==> flow/design.v <==
module ahb_lite_master_read_write_interface(
  input   wire          HCLK,
  input   wire          HRESETn,
  input   wire          HREADY,
  output  wire  [31:0]  HADDR,
  output  wire          HWRITE,
  output  wire  [2:0]   HSIZE,
  output  reg   [31:0]  HWDATA,
  output  wire  [1:0]   HTRANS,
  input   wire          instr_available,
  input   wire  [31:0]  instr_haddr,
  input   wire          instr_hwrite,
  input   wire  [2:0]   instr_hsize,
  input   wire  [31:0]  instr_hwdata,
  output  reg           hrdata_ready
);
reg     [31:0]    haddr_pipe_1;
reg               hwrite_pipe_1;
reg               hwrite_pipe_2;
reg     [2:0]     hsize_pipe_1;
reg     [2:0]     hsize_pipe_2;
reg     [31:0]    hwdata_pipe_1;
reg     [31:0]    hwdata_pipe_2;
reg               instr_valid_pipe_1;
reg               instr_valid_pipe_2;
always @(posedge HCLK or negedge HRESETn) begin
  if (~HRESETn) begin
    instr_valid_pipe_1 <= 1'b0;
    instr_valid_pipe_2 <= 1'b0;
    haddr_pipe_1[31:0] <= 32'h0;
    hwrite_pipe_1 <= 1'b0;
    hwrite_pipe_2 <= 1'b0;
    hwdata_pipe_1[31:0] <= 32'h0;
    hwdata_pipe_2[31:0] <= 32'h0;
    hsize_pipe_1[2:0] <= 3'b0;
    hsize_pipe_2[2:0] <= 3'b0;
    HWDATA[31:0] <= 32'h0;
    hrdata_ready <= 1'b0;
  end
  else if (HREADY) begin
    instr_valid_pipe_1 <= instr_available;
    instr_valid_pipe_2 <= instr_valid_pipe_1;
    haddr_pipe_1[31:0] <= instr_haddr[31:0];
    hwrite_pipe_1 <= instr_hwrite;
    hwrite_pipe_2 <= hwrite_pipe_1;
    hwdata_pipe_1[31:0] <= instr_hwdata[31:0];
    hwdata_pipe_2[31:0] <= hwdata_pipe_1[31:0];
    hsize_pipe_1[2:0] <= instr_hsize[2:0];
    HWDATA[31:0] <= {32{hwrite_pipe_2}} & hwdata_pipe_2[31:0];
    hrdata_ready <= ~hwrite_pipe_2 & instr_valid_pipe_2;
  end
end
assign HTRANS[1:0] = {instr_valid_pipe_1, 1'b0};
assign HADDR[31:0] = haddr_pipe_1[31:0];
assign HSIZE[2:0] = hsize_pipe_1[2:0];
assign HWRITE = hwrite_pipe_1;
endmodule
# Step by step through the tools: ahb_lite_master_read_write_interface
# The steps from the RTL of ahb_lite_master_read_write_interface to its reports follow in flow order.
# Lines are those of the file above, counted from 1.
# Library cell names are shortened.
# Not given: -
# inputs
design,ahb_lite_master_read_write_interface
clk_port,HCLK
lib,sky130hd
lib_corner,tt_025C_1v80

# After elaboration
# Counts by Yosys on the flattened word-level netlist (proc, flatten, opt, wreduce; memories kept). Register bits leave out memories and registers merged into their read ports (data or address); mux counts leave out enables and synchronous resets folded into registers. Print and check cells are left out. Cells with the same type and inputs are merged into one.
# op_classes
logic,3
# op_table
op,n
bitwise AND 32 bit,1
bitwise AND 1 bit,1
NOT 1 bit,1
# bits
output_inout_bits,71
word_cells,13
inputBits,72
reg_bits,136

# Logic depth
# Longest topological path by Yosys (ltp), each cell counted once; first at word level (registers and memories cut), then after technology mapping (sequential cells cut; the memories' decode and read muxes count).
# logic_depth
ltp_word,2
abc_area,0
ltp_mapped,5
depth_no_buf,2

# Netlist
# The flow's flattened synthesis, as Yosys stat reports it; memories are mapped. The netlist is that of the ABC_AREA named above (0 if unset); the other value can give another one.
# Totals and module areas in this step are rounded.
# by_type
type,n,type_area_um2
dfrtp_1,136,3.4E+03
mux2_2,59,664.387
mux2_4,44,660.634
o21ai_0,33,165.158
nand3_1,32,160.154
inv_1,33,123.869
buf_6,7,78.826
buf_2,9,45.043
buf_4,3,22.522
clkbuf_1,6,22.522
nand3b_1,1,7.507
conb_1,1,3.754
# synth_totals
stdcells,364
yosys_area_um2,5358
buf_cells,25
seq_area_um2,3403
ff_cells,136

# Worst setup path after synthesis
# OpenSTA on the mapped netlist: ideal clock, no wires. The path of least setup slack (recovery checks aside). Input and output delay are each 20% of the period. Register names are those of the netlist, which keeps one name where synthesis merged equal registers.
# synth_path
path_type,input port to flip-flop
start,input port HREADY
end,register hwdata_pipe_1[0]
t_first_pin_ps,236
stages,4
required_ps,1055
t_arrival_ps,911
input_delay_ps,236
n_path_buf,3
setup_time_ps,125
slack_ps,144
delay_ps,800
period_ps,1180
synth_period_reached_ps,1036
# "delay_ps" = arrival - input delay + setup time.
# "stages": output pins that drive a net of the path, with the launching flip-flop's if there is one; two outputs of one cell count as two.
# "synth_period_reached_ps" is the clock period less the worst setup slack; recovery checks do not enter. This is arithmetic on one report: input and output delays are still those of the set period (20% each).
# synth_via
path_cell_list,buf_6 buf_6 buf_6 mux2_4
elab_chain_cells,0
cone_cells,0
cone_lines,0
# synth_rtl
element,line,source
start: declaration,4,"input   wire          HREADY,"
end: assignment,33,hwdata_pipe_1[31:0] <= 32'h0;
end: assignment,46,hwdata_pipe_1[31:0] <= instr_hwdata[31:0];
end: declaration,22,reg     [31:0]    hwdata_pipe_1;

# Timing after layout
# From the final timing report of job 1: the path of least setup slack in the routed layout; clock arrival at registers is part of the times.
# The report prints the path's times to 10 ps; the period is as set.
# layout_path
path_type,flip-flop to output port
start,register HWDATA[1]
end,output port HWDATA[1]
stages,2
slack_ps,60
n_path_buf,1
period_ps,1680
t_arrival_ps,1290
out_delay_ps,340
required_ps,1340
t_first_pin_ps,400
# layout_via
path_cell_list,dfrtp_1 clkdlybuf4s50_1
elab_chain_cells,0
cone_cells,0
cone_lines,0
# layout_rtl
element,line,source
start: declaration,8,"output  reg   [31:0]  HWDATA,"
start: assignment,37,HWDATA[31:0] <= 32'h0;
start: assignment,49,HWDATA[31:0] <= {32{hwrite_pipe_2}} & hwdata_pipe_2[31:0];
end: declaration,8,

# Measured data: module ahb_lite_master_read_write_interface, platform sky130hd, 2 stored runs of the flow under differing settings, order arbitrary. Input and output delays are each 20% of the period that was set; the output load is 0.01 pF.
# By "period_less_ws_ps" is meant the clock period of the run minus its worst setup slack. This is arithmetic on one report: input and output delays are still those of the set period (20% each).
# "worstPathTime_ps" means the part of the period allowed to the worst setup path (the constraints hold back 20% at inputs and 20% at outputs) less its slack; where the path has registers, the arrival times of their clocks count too.
# "totalPower_uw": no workload was simulated; the value follows from the tool's default switching activity.
# "worstPathTime_ps" is known to 10 ps.
# Results are given in rounded form.
# Settings: . = not set for that run.
stored run,period_ns,CORE_UTILIZATION,PLACE_DENSITY_LB_ADDON,TNS_END_PERCENT,GPL_TIMING_DRIVEN,CTS_CLUSTER_SIZE,CTS_CLUSTER_DIAMETER,CAP_MARGIN,CORE_MARGIN,SLEW_MARGIN,SETUP_SLACK_MARGIN,worstPathTime_ps,path_kind,die_footprint_um2,totalPower_uw,period_less_ws_ps,fin_tns_ps,worst_setup_slack_ps,fin_util_pct,layout_stdcell_area_um2,yosys.chip_area_um2
job 1,1.68,18,0.29,65,0,91,111,5,2,20,.,1290,flip-flop to output port,31160,8787,1623,0,57,26.9,7916,5358
job 2,1.61,54,0.28,.,0,41,.,20,2,15,-0.11,1310,flip-flop to output port,10730,9350,1635,-25,-25,77.2,7473,5358
