==> flow/design.v <==
module synch_fifo (
  input   wire              clk,
  input   wire              rstn,
  input   wire              wr_en,
  input   wire              rd_en,
  output  reg   [3:0]       wr_ptr,
  output  reg   [3:0]       rd_ptr,
  output  reg   [3:0]       existed_entries,
  output  reg   [3:0]       available_entries,
  output  reg               full,
  output  reg               empty
);
reg   [4:0]     wr_ptr_next;
reg   [4:0]     rd_ptr_next;
wire            wr_round_next;
wire            rd_round_next;
reg             wr_round;
reg             rd_round;
reg   [3:0]     existed_entries_next;
reg   [3:0]     available_entries_next;
reg             full_next;
reg             empty_next;
wire            do_wr;
wire            do_rd;
assign wr_round_next = wr_ptr_next[4];
assign rd_round_next = rd_ptr_next[4];
assign do_wr = wr_en & ~full;
assign do_rd = rd_en & ~empty;
always @(*) begin
  if (do_wr & do_rd) begin
    existed_entries_next <= existed_entries;
    available_entries_next <= available_entries;
    wr_ptr_next[4:0] <= {wr_round, wr_ptr[3:0]} + 1;
    rd_ptr_next[4:0] <= {rd_round, rd_ptr[3:0]} + 1;
  end
  else if (do_wr & ~do_rd) begin
    existed_entries_next <= existed_entries + 1;
    available_entries_next <= available_entries - 1;
    wr_ptr_next[4:0] <= {wr_round, wr_ptr[3:0]} + 1;
    rd_ptr_next[4:0] <= {rd_round, rd_ptr[3:0]};
  end
  else if (~do_wr & do_rd) begin
    existed_entries_next <= existed_entries - 1;
    available_entries_next <= available_entries + 1;
    wr_ptr_next[4:0] <= {wr_round, wr_ptr[3:0]};
    rd_ptr_next[4:0] <= {rd_round, rd_ptr[3:0]} + 1;
  end
  else  begin
    existed_entries_next <= existed_entries;
    available_entries_next <= available_entries;
    wr_ptr_next[4:0] <= {wr_round, wr_ptr[3:0]};
    rd_ptr_next[4:0] <= {rd_round, rd_ptr[3:0]};
  end
end
always @(*) begin
  if (wr_ptr_next[4:0] == rd_ptr_next[4:0]) begin
    full_next <= 1'b0;
    empty_next <= 1'b1;
  end
  else if ((wr_round_next==~rd_round_next) & (wr_ptr_next[3:0]==rd_ptr_next[3:0])) begin
    full_next <= 1'b1;
    empty_next <= 1'b0;
  end
  else begin
    full_next <= 1'b0;
    empty_next <= 1'b0;
  end
end
always @(posedge clk or negedge rstn) begin
  if (~rstn) begin
    full <= 1'b0;
    empty <= 1'b1;
    wr_round <= 1'b0;
    rd_round <= 1'b0;
    wr_ptr[3:0] <= 4'b0;
    rd_ptr[3:0] <= 4'b0;
    existed_entries[3:0] <= 4'h0;
    available_entries[3:0] <= 4'hf;
  end
  else begin
    full <= full_next;
    empty <= empty_next;
    wr_round <= wr_round_next;
    rd_round <= rd_round_next;
    wr_ptr[3:0] <= wr_ptr_next[3:0];
    rd_ptr[3:0] <= rd_ptr_next[3:0];
    existed_entries[3:0] <= existed_entries_next[3:0];
    available_entries[3:0] <= available_entries_next[3:0];
  end
end
endmodule
Tool chain data of synch_fifo
The steps from the RTL of synch_fifo to its reports follow in flow order. Line numbers count from 1 in the design file above. Cell names lack the library's common part. A cell with - has no value.

Design top: synch_fifo. Clock input: clk. Standard-cell library: sky130hd. Corner: tt_025C_1v80.

After elaboration
Counts by Yosys on the flattened word-level netlist (proc, flatten, opt, wreduce; memories kept). Register bits leave out memories and registers merged into their read ports (data or address). Print and check cells are left out. Cells with the same type and inputs are merged into one.

The entry for $add $sub $neg reads 6. For eq/ne operators the number is 3. For muxes and demuxes the number is 12. Under bitwise operators stands 12. The figure for reduce/logical cells is 2.

Operators by type and width (count): 5-bit two-way mux (5); 4-bit two-way mux (4); 5-bit by 1-bit adder with 5-bit output with constant B (2); 4-bit by 1-bit adder with 4-bit output with constant B (2); 4-bit by 1-bit subtractor with 4-bit output with constant B (2); 1-bit bitwise AND (6); 1-bit NOT (6); 5-bit == test (1); 4-bit == test (1); 1-bit two-way mux (3); 2-bit AND reduction (1); 2-bit nonzero test (1); 1-bit == test (1).

For register bits the number is 20. Under input port bits stands 4. The figure for output and inout bits is 18. Elaborated cells: 43.

Depth
Longest topological path by Yosys (ltp), each cell counted once; first at word level (registers and memories cut), then after technology mapping (sequential cells cut; the memories' decode and read muxes count).

Under depth after elaboration stands 12. Under ABC_AREA stands 0. For gate-level depth with buffers the number is 11. The figure for depth with buffers taken out is 10.

Synthesis result
Yosys stat after the flow's synthesis: flattened, memories mapped to cells. It holds for the ABC_AREA given above (unset counts as 0); a run with the other value may have another netlist. The area totals of this step are shown rounded.

The figure for cell count is 94. Under cell area after synthesis stands 1160 um2. For sequential area the number is 507 um2. The figure for flip-flop cells is 20. For buffers the number is 3.

Cells by type: dfrtp_1 (count 15, area in all 375.36 um2); dfstp_2 (count 5, area in all 131.376 um2); ha_1 (count 9, area in all 112.608 um2); xnor2_1 (count 10, area in all 87.584 um2); xor2_1 (count 6, area in all 52.55 um2); xor3_1 (count 2, area in all 47.546 um2); fa_1 (count 2, area in all 40.038 um2); o2111ai_1 (count 4, area in all 35.034 um2); xnor2_2 (count 2, area in all 32.531 um2); inv_1 (count 8, area in all 30.029 um2); mux2i_1 (count 2, area in all 20.019 um2); o21ai_4 (count 1, area in all 16.266 um2); a21o_1 (count 2, area in all 15.014 um2); nor2_1 (count 4, area in all 15.014 um2); nor3b_1 (count 2, area in all 15.014 um2); o21ai_0 (count 3, area in all 15.014 um2); nand2b_4 (count 1, area in all 13.763 um2); nor2b_4 (count 1, area in all 13.763 um2).

Not listed: further types 12, cells in them 15.

Path before layout
OpenSTA on the mapped netlist: ideal clock, no wires. The path of least setup slack (recovery checks aside). Input and output delay are each 20% of the period. Register names are those of the netlist, which keeps one name where synthesis merged equal registers.

Path kind: input to register. Start: input port wr_en. End: register existed_entries[3]. Under clock period stands 2620 ps. For external input delay the number is 524 ps. For library setup time the number is 126 ps. The figure for launch time at the first pin is 524 ps. Arrival time: 2061 ps. The entry for required time reads 2494 ps. The figure for setup slack is 433 ps. Under delay of the path stands 1663 ps. The figure for stages is 11. For path buffers the number is 1. The figure for synthesis period reached is 2187 ps.

"delay of the path" = arrival - input delay + setup time. "stages": output pins that drive a net of the path, with the launching flip-flop's if there is one; two outputs of one cell count as two. "synthesis period reached" = period - worst setup slack (recovery checks aside). The figure is calculated, with input and output delays left at 20% of the set period. The rows between start and end are the longest chain of elaborated cells between them; the timing report does not say that the signal goes this way. Where chains are equally long, one stands for them. A line is the first line of the expression or statement that the cell stems from. Yosys adds cells for indexed reads and writes and turns some case tables into memories.

Cells stage by stage: nand2b_4 > inv_1 > ha_1 > buf_6 > inv_1 > ha_1 > a21o_1 > a21oi_1 > xnor2_1 > nor2_1 > xor2_1. Under length of the longest elaborated chain stands 5. Under elaborated cells between the ends (all ways) stands 10. RTL lines with such cells: 4. Classes of those cells: mux (2); logic (6); reduce/logical (2).

RTL lines, path after synthesis: start: declaration (RTL line 4) `input   wire              wr_en,`; 1-bit bitwise AND (RTL line 27) `assign do_wr = wr_en & ~full;`; 1-bit NOT (RTL line 42) `else if (~do_wr & do_rd) begin`; 1-bit bitwise AND (RTL line 42); 4-bit two-way mux (RTL line 42); 4-bit two-way mux (RTL line 36) `else if (do_wr & ~do_rd) begin`; end: assignment (RTL line 77) `existed_entries[3:0] <= 4'h0;`; end: assignment (RTL line 87) `existed_entries[3:0] <= existed_entries_next[3:0];`; end: declaration (RTL line 8) `output  reg   [3:0]       existed_entries,`.

Worst path after layout
From the final timing report of job 1: the path of least setup slack in the routed layout; clock arrival at registers is part of the times. The path's times are printed in steps of 10 ps; the period is the one set.

Path kind: input to register. Start: input port wr_en. End: register existed_entries[3]. Under clock period stands 3510 ps. For external input delay the number is 700 ps. For library setup time the number is 110 ps. The figure for launch time at the first pin is 700 ps. Arrival time: 2900 ps. The entry for required time reads 3660 ps. The figure for setup slack is 750 ps. The figure for stages is 12. For path buffers the number is 2.

The rows between start and end are the longest chain of elaborated cells between them; the timing report does not say that the signal goes this way. Where chains are equally long, one stands for them.

Cells stage by stage: clkdlybuf4s50_1 > nand2b_4 > inv_1 > ha_1 > buf_6 > inv_1 > ha_1 > a21o_1 > a21oi_1 > xnor2_1 > nor2_1 > xor2_1. Under length of the longest elaborated chain stands 5. Under elaborated cells between the ends (all ways) stands 10. RTL lines with such cells: 4. Classes of those cells: mux (2); logic (6); reduce/logical (2).

RTL lines, path after layout: start: declaration (RTL line 4) `input   wire              wr_en,`; 1-bit bitwise AND (RTL line 27) `assign do_wr = wr_en & ~full;`; 1-bit NOT (RTL line 42) `else if (~do_wr & do_rd) begin`; 1-bit bitwise AND (RTL line 42); 4-bit two-way mux (RTL line 42); 4-bit two-way mux (RTL line 36) `else if (do_wr & ~do_rd) begin`; end: assignment (RTL line 77) `existed_entries[3:0] <= 4'h0;`; end: assignment (RTL line 87) `existed_entries[3:0] <= existed_entries_next[3:0];`; end: declaration (RTL line 8) `output  reg   [3:0]       existed_entries,`.

Flow measurements of synch_fifo on sky130hd: 2 stored runs with different settings, listed in no order. Input and output delays are each 20% of the period that was set; the output load is 0.01 pF. "reached clock period" means the clock period less the worst setup slack. The figure is calculated, with input and output delays left at 20% of the set period. "time of the worst setup path" is the time allowed to the run's worst setup path (the clock period less input and output delay, where it has them) less its slack. Clock arrival times count: a late capture clock shortens it, a late launch clock lengthens it. "total power after layout" rests on the timing tool's default activity at the inputs, not on a simulated workload. "time of the worst setup path" is given in steps of 10 ps. Values from the reports are rounded here.

Job 1 has these settings: period_ns 3.51; CORE_UTILIZATION 16; SETUP_SLACK_MARGIN 0.57; PLACE_DENSITY 0.59; CELL_PAD_IN_SITES_GLOBAL_PLACEMENT 1; CELL_PAD_IN_SITES_DETAIL_PLACEMENT 1; GPL_TIMING_DRIVEN 0; CTS_CLUSTER_SIZE 40; CTS_CLUSTER_DIAMETER 326; CAP_MARGIN 20; CORE_MARGIN 2; SLEW_MARGIN 20. The measured worst hold slack after layout is 472 ps. The smallest setup slack reads 753 ps. The total power after layout reads 0.00164 W. The std-cell area (final layout) is 1550 um2. The post-route setup TNS stands at 0 ps. The die size stands at 7970 um2. The utilization stands at 0.218. The time of the worst setup path is 2050 ps. Critical path type: input to register. The mapped cell area after synthesis stands at 1160 um2. For the reached clock period the run shows 2757 ps.

Job 2 has these settings: period_ns 4.55; CORE_UTILIZATION 36; PLACE_DENSITY_LB_ADDON 0.14; HOLD_SLACK_MARGIN 0.26; ABC_AREA 1; CTS_CLUSTER_SIZE 28; CTS_CLUSTER_DIAMETER 213; MAX_ROUTING_LAYER met5; CAP_MARGIN 20; CORE_MARGIN 2; SLEW_MARGIN 20. The measured worst hold slack after layout is 493 ps. The smallest setup slack reads 1750 ps. The total power after layout reads 0.00113 W. The std-cell area (final layout) is 1530 um2. The post-route setup TNS stands at 0 ps. The die size stands at 3840 um2. The utilization stands at 0.465. The time of the worst setup path is 1890 ps. Critical path type: input to register. The mapped cell area after synthesis stands at 1210 um2. For the reached clock period the run shows 2798 ps.
